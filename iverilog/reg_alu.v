==> flow/design.v <==
module alu(input wire [1:0] op,input wire [15:0]i0,i1,output wire [15:0] o,output wire cout);
	wire [14:0] c;
	alu_slice _i0(op,i0[0],i1[0],op[0],o[0],c[0]);
	alu_slice _i1(op,i0[1],i1[1],c[0],o[1],c[1]);
	alu_slice _i2(op,i0[2],i1[2],c[1],o[2],c[2]);
	alu_slice _i3(op,i0[3],i1[3],c[2],o[3],c[3]);
	alu_slice _i4(op,i0[4],i1[4],c[3],o[4],c[4]);
	alu_slice _i5(op,i0[5],i1[5],c[4],o[5],c[5]);	
	alu_slice _i6(op,i0[6],i1[6],c[5],o[6],c[6]);
	alu_slice _i7(op,i0[7],i1[7],c[6],o[7],c[7]);	
	alu_slice _i8(op,i0[8],i1[8],c[7],o[8],c[8]);
	alu_slice _i9(op,i0[9],i1[9],c[8],o[9],c[9]);	
	alu_slice _i10(op,i0[10],i1[10],c[9],o[10],c[10]);
	alu_slice _i11(op,i0[11],i1[11],c[10],o[11],c[11]);
	alu_slice _i12(op,i0[12],i1[12],c[11],o[12],c[12]);
	alu_slice _i13(op,i0[13],i1[13],c[12],o[13],c[13]);
	alu_slice _i14(op,i0[14],i1[14],c[13],o[14],c[14]);
	alu_slice _i15(op,i0[15],i1[15],c[14],o[15],cout);
endmodule
module fa(input wire i0,i1,cin,output wire sum,cout);
	wire t0,t1,t2;
	xor _i0(sum,i0,i1,cin);
	and _i1(t0,i0,i1);
	and _i2(t1,i1,cin);
	and _t3(t2,cin,i0);
	or _i4(cout,t0,t1,t2);
endmodule 
module addsub(input wire addsub,i0,i1,cin,output wire sumdiff,cout);
	wire t;
	xor _i1(t,i1,addsub);
	fa _i0(i0,t,cin,sumdiff,cout);
endmodule
module alu_slice(input wire[1:0] op,input wire i0,i1,cin,output wire o,cout);
	wire t_sumdiff,t_and,t_or,t_andor;
	addsub _i0(op[0],i0,i1,cin,t_sumdiff,cout);
	and _i1(t_and,i0,i1);
	or _i2(t_or,i0,i1);
	mux2 _i3(t_and,t_or,op[0],t_andor);
	mux2 _i4(t_sumdiff,t_andor,op[1],o);
endmodule
module mux2(D0, D1, S, Y);
output Y;
input D0, D1, S;
wire T1, T2, Sbar;
and (T1, D1, S), (T2, D0, Sbar);
not (Sbar, S);
or (Y, T1, T2);
endmodule
module invert (input wire i, output wire o);
   assign o = !i;
endmodule
module and2 (input wire i0, i1, output wire o);
  assign o = i0 & i1;
endmodule
module or2 (input wire i0, i1, output wire o);
  assign o = i0 | i1;
endmodule
module xor2 (input wire i0, i1, output wire o);
  assign o = i0 ^ i1;
endmodule
module nand2 (input wire i0, i1, output wire o);
   wire t;
   and2 and2_0 (i0, i1, t);
   invert invert_0 (t, o);
endmodule
module nor2 (input wire i0, i1, output wire o);
   wire t;
   or2 or2_0 (i0, i1, t);
   invert invert_0 (t, o);
endmodule
module xnor2 (input wire i0, i1, output wire o);
   wire t;
   xor2 xor2_0 (i0, i1, t);
   invert invert_0 (t, o);
endmodule
module and3 (input wire i0, i1, i2, output wire o);
   wire t;
   and2 and2_0 (i0, i1, t);
   and2 and2_1 (i2, t, o);
endmodule
module or3 (input wire i0, i1, i2, output wire o);
   wire t;
   or2 or2_0 (i0, i1, t);
   or2 or2_1 (i2, t, o);
endmodule
module nor3 (input wire i0, i1, i2, output wire o);
   wire t;
   or2 or2_0 (i0, i1, t);
   nor2 nor2_0 (i2, t, o);
endmodule
module nand3 (input wire i0, i1, i2, output wire o);
   wire t;
   and2 and2_0 (i0, i1, t);
   nand2 nand2_1 (i2, t, o);
endmodule
module xor3 (input wire i0, i1, i2, output wire o);
   wire t;
   xor2 xor2_0 (i0, i1, t);
   xor2 xor2_1 (i2, t, o);
endmodule
module xnor3 (input wire i0, i1, i2, output wire o);
   wire t;
   xor2 xor2_0 (i0, i1, t);
   xnor2 xnor2_0 (i2, t, o);
endmodule
module mux4 (input wire [0:3] i, input wire j1, j0, output wire o);
  wire  t0, t1;
  mux2 mux2_0 (i[0], i[1], j1, t0);
  mux2 mux2_1 (i[2], i[3], j1, t1);
  mux2 mux2_2 (t0, t1, j0, o);
endmodule
module mux8 (input wire [0:7] i, input wire j2, j1, j0, output wire o);
  wire  t0, t1;
  mux4 mux4_0 (i[0:3], j2, j1, t0);
  mux4 mux4_1 (i[4:7], j2, j1, t1);
  mux2 mux2_0 (t0, t1, j0, o);
endmodule
module demux2 (input wire i, j, output wire o0, o1);
  assign o0 = (j==0)?i:1'b0;
  assign o1 = (j==1)?i:1'b0;
endmodule
module demux4 (input wire i, j1, j0, output wire [0:3] o);
  wire  t0, t1;
  demux2 demux2_0 (i, j1, t0, t1);
  demux2 demux2_1 (t0, j0, o[0], o[1]);
  demux2 demux2_2 (t1, j0, o[2], o[3]);
endmodule
module demux8 (input wire i, j2, j1, j0, output wire [0:7] o);
  wire  t0, t1;
  demux2 demux2_0 (i, j2, t0, t1);
  demux4 demux4_0 (t0, j1, j0, o[0:3]);
  demux4 demux4_1 (t1, j1, j0, o[4:7]);
endmodule
module df (input wire clk, in, output wire out);
  reg df_out;
  always@(posedge clk) df_out <= in;
  assign out = df_out;
endmodule
module dfr (input wire clk, reset, in, output wire out);
  wire reset_, df_in;
  invert invert_0 (reset, reset_);
  and2 and2_0 (in, reset_, df_in);
  df df_0 (clk, df_in, out);
endmodule
module dfrl (input wire clk, reset, load, in, output wire out);
  wire _in;
  mux2 mux2_0(out, in, load, _in);
  dfr dfr_1(clk, reset, _in, out);
endmodule
module reg16(input wire clk,reset,load,input wire [15:0]din,output wire [15:0]r);
	dfrl d0(clk,reset,load,din[0],r[0]);
	dfrl d1(clk,reset,load,din[1],r[1]);
	dfrl d2(clk,reset,load,din[2],r[2]);
	dfrl d3(clk,reset,load,din[3],r[3]);
	dfrl d4(clk,reset,load,din[4],r[4]);
	dfrl d5(clk,reset,load,din[5],r[5]);
	dfrl d6(clk,reset,load,din[6],r[6]);
	dfrl d7(clk,reset,load,din[7],r[7]);
	dfrl d8(clk,reset,load,din[8],r[8]);
	dfrl d9(clk,reset,load,din[9],r[9]);
	dfrl d10(clk,reset,load,din[10],r[10]);
	dfrl d11(clk,reset,load,din[11],r[11]);
	dfrl d12(clk,reset,load,din[12],r[12]);
	dfrl d13(clk,reset,load,din[13],r[13]);
	dfrl d14(clk,reset,load,din[14],r[14]);
	dfrl d15(clk,reset,load,din[15],r[15]);
endmodule
module reg_file (input wire clk, reset, wr, input wire [2:0] rd_addr_a, rd_addr_b, wr_addr, input wire [15:0] d_in, output wire [15:0] d_out_a, d_out_b);
	wire [0:7]load;
	wire [0:15]r0,r1,r2,r3,r4,r5,r6,r7;
	demux8 dmx(wr,wr_addr[2],wr_addr[1],wr_addr[0],load);
	reg16 reg0(clk,reset,load[0],d_in,r0);
	reg16 reg1(clk,reset,load[1],d_in,r1);
	reg16 reg2(clk,reset,load[2],d_in,r2);
	reg16 reg3(clk,reset,load[3],d_in,r3);
	reg16 reg4(clk,reset,load[4],d_in,r4);
	reg16 reg5(clk,reset,load[5],d_in,r5);
	reg16 reg6(clk,reset,load[6],d_in,r6);
	reg16 reg7(clk,reset,load[7],d_in,r7);
	mux128_16 mm0(r0,r1,r2,r3,r4,r5,r6,r7,rd_addr_a[0],rd_addr_a[1],rd_addr_a[2],d_out_a);
	mux128_16 mm1(r0,r1,r2,r3,r4,r5,r6,r7,rd_addr_b[0],rd_addr_b[1],rd_addr_b[2],d_out_b);
endmodule
module mux128_16(input wire [15:0]i0,i1,i2,i3,i4,i5,i6,i7,input wire s0,s1,s2,output wire [15:0]o);
	mux8 mx0({i0[0],i1[0],i2[0],i3[0],i4[0],i5[0],i6[0],i7[0]},s2,s1,s0,o[0]);
	mux8 mx1({i0[1],i1[1],i2[1],i3[1],i4[1],i5[1],i6[1],i7[1]},s2,s1,s0,o[1]);
	mux8 mx2({i0[2],i1[2],i2[2],i3[2],i4[2],i5[2],i6[2],i7[2]},s2,s1,s0,o[2]);
	mux8 mx3({i0[3],i1[3],i2[3],i3[3],i4[3],i5[3],i6[3],i7[3]},s2,s1,s0,o[3]);
	mux8 mx4({i0[4],i1[4],i2[4],i3[4],i4[4],i5[4],i6[4],i7[4]},s2,s1,s0,o[4]);
	mux8 mx5({i0[5],i1[5],i2[5],i3[5],i4[5],i5[5],i6[5],i7[5]},s2,s1,s0,o[5]);
	mux8 mx6({i0[6],i1[6],i2[6],i3[6],i4[6],i5[6],i6[6],i7[6]},s2,s1,s0,o[6]);
	mux8 mx7({i0[7],i1[7],i2[7],i3[7],i4[7],i5[7],i6[7],i7[7]},s2,s1,s0,o[7]);
	mux8 mx8({i0[8],i1[8],i2[8],i3[8],i4[8],i5[8],i6[8],i7[8]},s2,s1,s0,o[8]);
	mux8 mx9({i0[9],i1[9],i2[9],i3[9],i4[9],i5[9],i6[9],i7[9]},s2,s1,s0,o[9]);
	mux8 mx10({i0[10],i1[10],i2[10],i3[10],i4[10],i5[10],i6[10],i7[10]},s2,s1,s0,o[10]);
	mux8 mx11({i0[11],i1[11],i2[11],i3[11],i4[11],i5[11],i6[11],i7[11]},s2,s1,s0,o[11]);
	mux8 mx12({i0[12],i1[12],i2[12],i3[12],i4[12],i5[12],i6[12],i7[12]},s2,s1,s0,o[12]);
	mux8 mx13({i0[13],i1[13],i2[13],i3[13],i4[13],i5[13],i6[13],i7[13]},s2,s1,s0,o[13]);
	mux8 mx14({i0[14],i1[14],i2[14],i3[14],i4[14],i5[14],i6[14],i7[14]},s2,s1,s0,o[14]);
	mux8 mx15({i0[15],i1[15],i2[15],i3[15],i4[15],i5[15],i6[15],i7[15]},s2,s1,s0,o[15]);
endmodule
module mux2for16(input wire [15:0] din_regular, alu_out, input wire selector, output wire [15:0]din_final);
	mux2 m0(din_regular[0], alu_out[0], selector, din_final[0]);
	mux2 m1(din_regular[1], alu_out[1], selector, din_final[1]);
	mux2 m2(din_regular[2], alu_out[2], selector, din_final[2]);
	mux2 m3(din_regular[3], alu_out[3], selector, din_final[3]);
	mux2 m4(din_regular[4], alu_out[4], selector, din_final[4]);
	mux2 m5(din_regular[5], alu_out[5], selector, din_final[5]);
	mux2 m6(din_regular[6], alu_out[6], selector, din_final[6]);
	mux2 m7(din_regular[7], alu_out[7], selector, din_final[7]);
	mux2 m8(din_regular[8], alu_out[8], selector, din_final[8]);
	mux2 m9(din_regular[9], alu_out[9], selector, din_final[9]);
	mux2 m10(din_regular[10], alu_out[10], selector, din_final[10]);
	mux2 m11(din_regular[11], alu_out[11], selector, din_final[11]);
	mux2 m12(din_regular[12], alu_out[12], selector, din_final[12]);
	mux2 m13(din_regular[13], alu_out[13], selector, din_final[13]);
	mux2 m14(din_regular[14], alu_out[14], selector, din_final[14]);
	mux2 m15(din_regular[15], alu_out[15], selector, din_final[15]);
endmodule
module reg_alu (input wire clk, reset, sel, wr, input wire [1:0] op, input wire [2:0] rd_addr_a,
		rd_addr_b, wr_addr, input wire [15:0] d_in, output wire [15:0] d_out_a, d_out_b, output wire cout);
	wire [15:0] alu_out;
	wire [15:0] newdin;
	mux2for16 select(d_in, alu_out, sel, newdin);
	reg_file new_reg(clk, reset, wr, rd_addr_a, rd_addr_b, wr_addr, newdin, d_out_a, d_out_b);
	alu calc(op, d_out_a, d_out_b, alu_out, cout);
endmodule
# Step by step through the tools: reg_alu
# The steps from the RTL of reg_alu to its reports follow in flow order.
# Line numbers count from 1 in the design file above.
# Cell names lack the library's common part.
# Not given: --
dict set report setup {
  top_module {reg_alu}
  clk_port {clk}
  cell_library {sky130hd}
  lib_corner {tt_025C_1v80}
}

# Elaborated design
# Yosys after proc, flatten, opt, wreduce and memory -nomap, before mapping. Enables and synchronous resets that opt folds into registers are not counted as muxes. Memory bits, and registers merged into a memory's read port (data or address), are not among the register bits. Print and check cells are not counted. Equal cells are merged and count once.
dict set report bits {
  word_cells 1648
  output_inout_bits 33
  input_bits 31
  register_bits 128
}
dict set report classes {
  n_mux 14
  bitwise 1505
  reduce_and_logical 1
}
# op n
set ops {}
lappend ops {{AND 1 bit} 992}
lappend ops {{bitwise OR 1 bit} 448}
lappend ops {{bitwise XOR 1 bit} 48}
lappend ops {{inverter 1 bit} 17}
lappend ops {{two-way mux 1 bit} 14}
lappend ops {{logical NOT 1 bit} 1}

# Logic depth
# Depth = most cells in a row (Yosys ltp): at word level without a register or memory, in the mapped netlist without a sequential cell, where the memories' decode and read muxes count.
dict set report depth {
  ltp_word 61
  ABC_AREA 0
  ltp_mapped 28
  ltp_nobuf 25
}

# Mapped cells and area
# The flow's flattened synthesis, as Yosys stat reports it; memories are mapped. The netlist is that of the ABC_AREA named above (0 if unset); the other value can give another one.
# cell_type n area_total_um2
set types {}
lappend types {dfxtp_1 128 2.56E+03}
lappend types {nand2_1 253 949.661}
lappend types {mux4_2 38 855.821}
lappend types {a21oi_1 114 570.547}
lappend types {mux4_1 21 551.779}
lappend types {mux2i_1 39 390.374}
lappend types {fa_1 15 300.288}
lappend types {a31oi_4 13 276.515}
lappend types {buf_4 36 270.259}
lappend types {nor2_1 41 153.898}
lappend types {clkbuf_1 37 138.883}
lappend types {inv_1 37 138.883}
lappend types {xnor2_1 15 131.376}
lappend types {buf_6 11 123.869}
lappend types {maj3_1 12 120.115}
lappend types {o21ai_0 21 105.101}
lappend types {a22oi_1 10 75.072}
lappend types {a211oi_1 8 60.058}
# Not listed: further types 18, cells in them 52.
dict set report mapped {
  seq_area_um2 2562.5
  buf_cells 96
  ffs 128
  mapped_area_um2 8119.0
  cell_count 901
}
# By module: a second synthesis without flattening, with its own total; a netlist apart from the flattened one above.
dict set report unflattened {
  hier_cells 862
  hier_area_um2 10644.0
}
# Rows give one instance, submodules left out.
# mod mod_seq_area_um2 cells area_um2 n_inst
set by_module {}
lappend by_module {mux2 0.0 1 15.0 400}
lappend by_module {df 20.0 1 20.0 128}
lappend by_module {and2 0.0 1 6.3 128}
lappend by_module {invert 0.0 1 3.8 128}
lappend by_module {fa 0.0 1 20.0 16}
lappend by_module {alu_slice 0.0 2 13.8 16}
lappend by_module {addsub 0.0 1 8.8 16}
lappend by_module {demux2 0.0 2 16.3 7}
lappend by_module {alu 0.0 0 0.0 1}
lappend by_module {demux4 0.0 0 0.0 2}
lappend by_module {demux8 0.0 0 0.0 1}
lappend by_module {dfr 0.0 0 0.0 128}
lappend by_module {dfrl 0.0 0 0.0 128}
lappend by_module {mux128_16 0.0 0 0.0 2}
# Modules not listed: 6.

# Worst setup path after synthesis
# Source: OpenSTA report_checks on the synthesized netlist (no wires, ideal clock, input and output delay 20% of the period each), path of least setup slack; recovery checks are left aside. Register names are those of the netlist, which keeps one name where synthesis merged equal registers.
dict set report synth_path {
  kind {input to output}
  startpoint {in rd_addr_b[2]}
  endpoint {out cout}
  path_buffers 2
  path_stages 23
  tclk_ns 21.2
  path_delay_ns 6.942
  out_delay_ns 4.240
  in_delay_ns 4.240
  slack_ns 5.778
  required_time_ns 16.960
  arrival_ns 11.182
  launch_ns 4.240
  period_less_setup_slack_ns 15.422
}
# "path_delay_ns" is the arrival time less input delay plus setup time.
# At an output port there is no setup time.
# "path_stages" counts driving pins, that of a launching flip-flop among them; a cell with two outputs on the path counts twice.
# "period_less_setup_slack_ns" = period - worst setup slack (recovery checks aside). The figure is calculated, with input and output delays left at 20% of the set period.
# Between the ends stands the longest chain of elaborated cells between them, by number of cells; it is not shown to be the way that was timed. Of several equally long chains one is given.
# Each line given opens the expression or statement behind the cell; cells for indexed reads and writes are added by Yosys, which also makes memories of some case tables.
dict set report synth_via {
  path_cell_list {buf_6 > buf_6 > mux4_2 > mux2i_1 > inv_1 > o21ai_0 > fa_1 > inv_1 > fa_1 > fa_1 > fa_1 > fa_1 > fa_1 > fa_1 > fa_1 > fa_1 > fa_1 > fa_1 > fa_1 > fa_1 > fa_1 > fa_1 > inv_1}
  elab_chain_cells 56
  cone_cells 432
  lines_between 8
  cone_classes {432 x logic}
}
# element line_no
set synth_lines {}
lappend synth_lines {{from (decl)} 220} ;# rd_addr_b, wr_addr, input wire [15:0] d_in, output wire [15:0] d_out_a, d_out_b, output wire cout);
lappend synth_lines {{inverter 1 bit} 46} ;# not (Sbar, S);
lappend synth_lines {{AND 1 bit} 45} ;# and (T1, D1, S), (T2, D0, Sbar);
lappend synth_lines {{bitwise OR 1 bit} 47} ;# or (Y, T1, T2);
lappend synth_lines {{AND 1 bit} 45}
lappend synth_lines {{bitwise OR 1 bit} 47}
lappend synth_lines {{AND 1 bit} 45}
lappend synth_lines {{bitwise OR 1 bit} 47}
lappend synth_lines {{(+38 left out)} --}
lappend synth_lines {{bitwise OR 1 bit (2 in a row)} 26} ;# or _i4(cout,t0,t1,t2);
lappend synth_lines {{AND 1 bit} 24} ;# and _i2(t1,i1,cin);
lappend synth_lines {{bitwise OR 1 bit (2 in a row)} 26}
lappend synth_lines {{AND 1 bit} 24}
lappend synth_lines {{bitwise OR 1 bit (2 in a row)} 26}
lappend synth_lines {{AND 1 bit} 24}
lappend synth_lines {{bitwise OR 1 bit (2 in a row)} 26}
lappend synth_lines {{to (decl)} 220}
# Nets of the timed path that keep an RTL name, with a line that drives or declares them; the list need not be complete.
# signal line_no
set synth_named_nets {}
lappend synth_named_nets {calc._i0._i0.i1 47}

# Path in the finished layout
# Path of least setup slack in the final report of flow run 1 (OpenROAD, finished layout, wires in). Where an end is a register, its clock arrival counts in the times.
dict set report layout_path {
  kind {input to output}
  startpoint {in rd_addr_b[2]}
  endpoint {out cout}
  out_delay_ns 2.92
  path_buffers 2
  path_stages 23
  launch_ns 2.92
  arrival_ns 10.95
  in_delay_ns 2.92
  tclk_ns 14.6
  slack_ns 0.73
  required_time_ns 11.68
}
# Between the ends stands the longest chain of elaborated cells between them, by number of cells; it is not shown to be the way that was timed. Of several equally long chains one is given.
dict set report layout_via {
  path_cell_list {buf_2 > mux4_2 > mux2i_1 > inv_1 > o21ai_0 > fa_1 > inv_1 > fa_1 > fa_1 > fa_1 > fa_1 > fa_1 > fa_1 > fa_1 > fa_1 > fa_1 > fa_1 > fa_1 > fa_1 > fa_1 > fa_1 > inv_1 > clkdlybuf4s50_1}
  elab_chain_cells 56
  cone_cells 432
  lines_between 8
  cone_classes {432 x logic}
}
# element line_no
set layout_lines {}
lappend layout_lines {{from (decl)} 220} ;# rd_addr_b, wr_addr, input wire [15:0] d_in, output wire [15:0] d_out_a, d_out_b, output wire cout);
lappend layout_lines {{inverter 1 bit} 46} ;# not (Sbar, S);
lappend layout_lines {{AND 1 bit} 45} ;# and (T1, D1, S), (T2, D0, Sbar);
lappend layout_lines {{bitwise OR 1 bit} 47} ;# or (Y, T1, T2);
lappend layout_lines {{AND 1 bit} 45}
lappend layout_lines {{bitwise OR 1 bit} 47}
lappend layout_lines {{AND 1 bit} 45}
lappend layout_lines {{bitwise OR 1 bit} 47}
lappend layout_lines {{(+38 left out)} --}
lappend layout_lines {{bitwise OR 1 bit (2 in a row)} 26} ;# or _i4(cout,t0,t1,t2);
lappend layout_lines {{AND 1 bit} 24} ;# and _i2(t1,i1,cin);
lappend layout_lines {{bitwise OR 1 bit (2 in a row)} 26}
lappend layout_lines {{AND 1 bit} 24}
lappend layout_lines {{bitwise OR 1 bit (2 in a row)} 26}
lappend layout_lines {{AND 1 bit} 24}
lappend layout_lines {{bitwise OR 1 bit (2 in a row)} 26}
lappend layout_lines {{to (decl)} 220}

# Settings and measured results of 2 stored flow runs for module reg_alu (sky130hd), not sorted in any way. The constraints put input and output delay at 20% of the set period each and load the outputs with 0.01 pF.
# By "worst_path_allowed_less_slack_ns" is meant the share of the clock period that the worst setup path is allowed (20% is reserved at inputs, 20% at outputs), minus its slack. Clock arrival times at its registers enter into it.
run="flow run 1" settings period_ns=14.6 SETUP_SLACK_MARGIN=-0.49 CAP_MARGIN=20 CORE_MARGIN=2 CORE_UTILIZATION=40 SLEW_MARGIN=20
run="flow run 1" results fin_ws_ns=0.734 final_die_area_um2=21453.5 stdcell_area_um2=9178.8 timing.hold.ws_ns=0.467 worst_path_allowed_less_slack_ns=8.03 timing.worst_path_kind="input to output" synthArea_um2=8119.0 fin_util_frac=0.457
run="flow run 2" settings period_ns=10.5 CORE_UTILIZATION=17 SETUP_SLACK_MARGIN=1.95 PLACE_DENSITY_LB_ADDON=0.08 CELL_PAD_IN_SITES_GLOBAL_PLACEMENT=0 CELL_PAD_IN_SITES_DETAIL_PLACEMENT=1 GPL_TIMING_DRIVEN=1 GPL_ROUTABILITY_DRIVEN=1 MIN_ROUTING_LAYER="met2" CAP_MARGIN=20 CORE_MARGIN=2 SLEW_MARGIN=20
run="flow run 2" results fin_ws_ns=-0.131 final_die_area_um2=49524.1 stdcell_area_um2=10222.3 timing.hold.ws_ns=0.468 worst_path_allowed_less_slack_ns=6.43 timing.worst_path_kind="input to output" synthArea_um2=8119.0 fin_util_frac=0.215
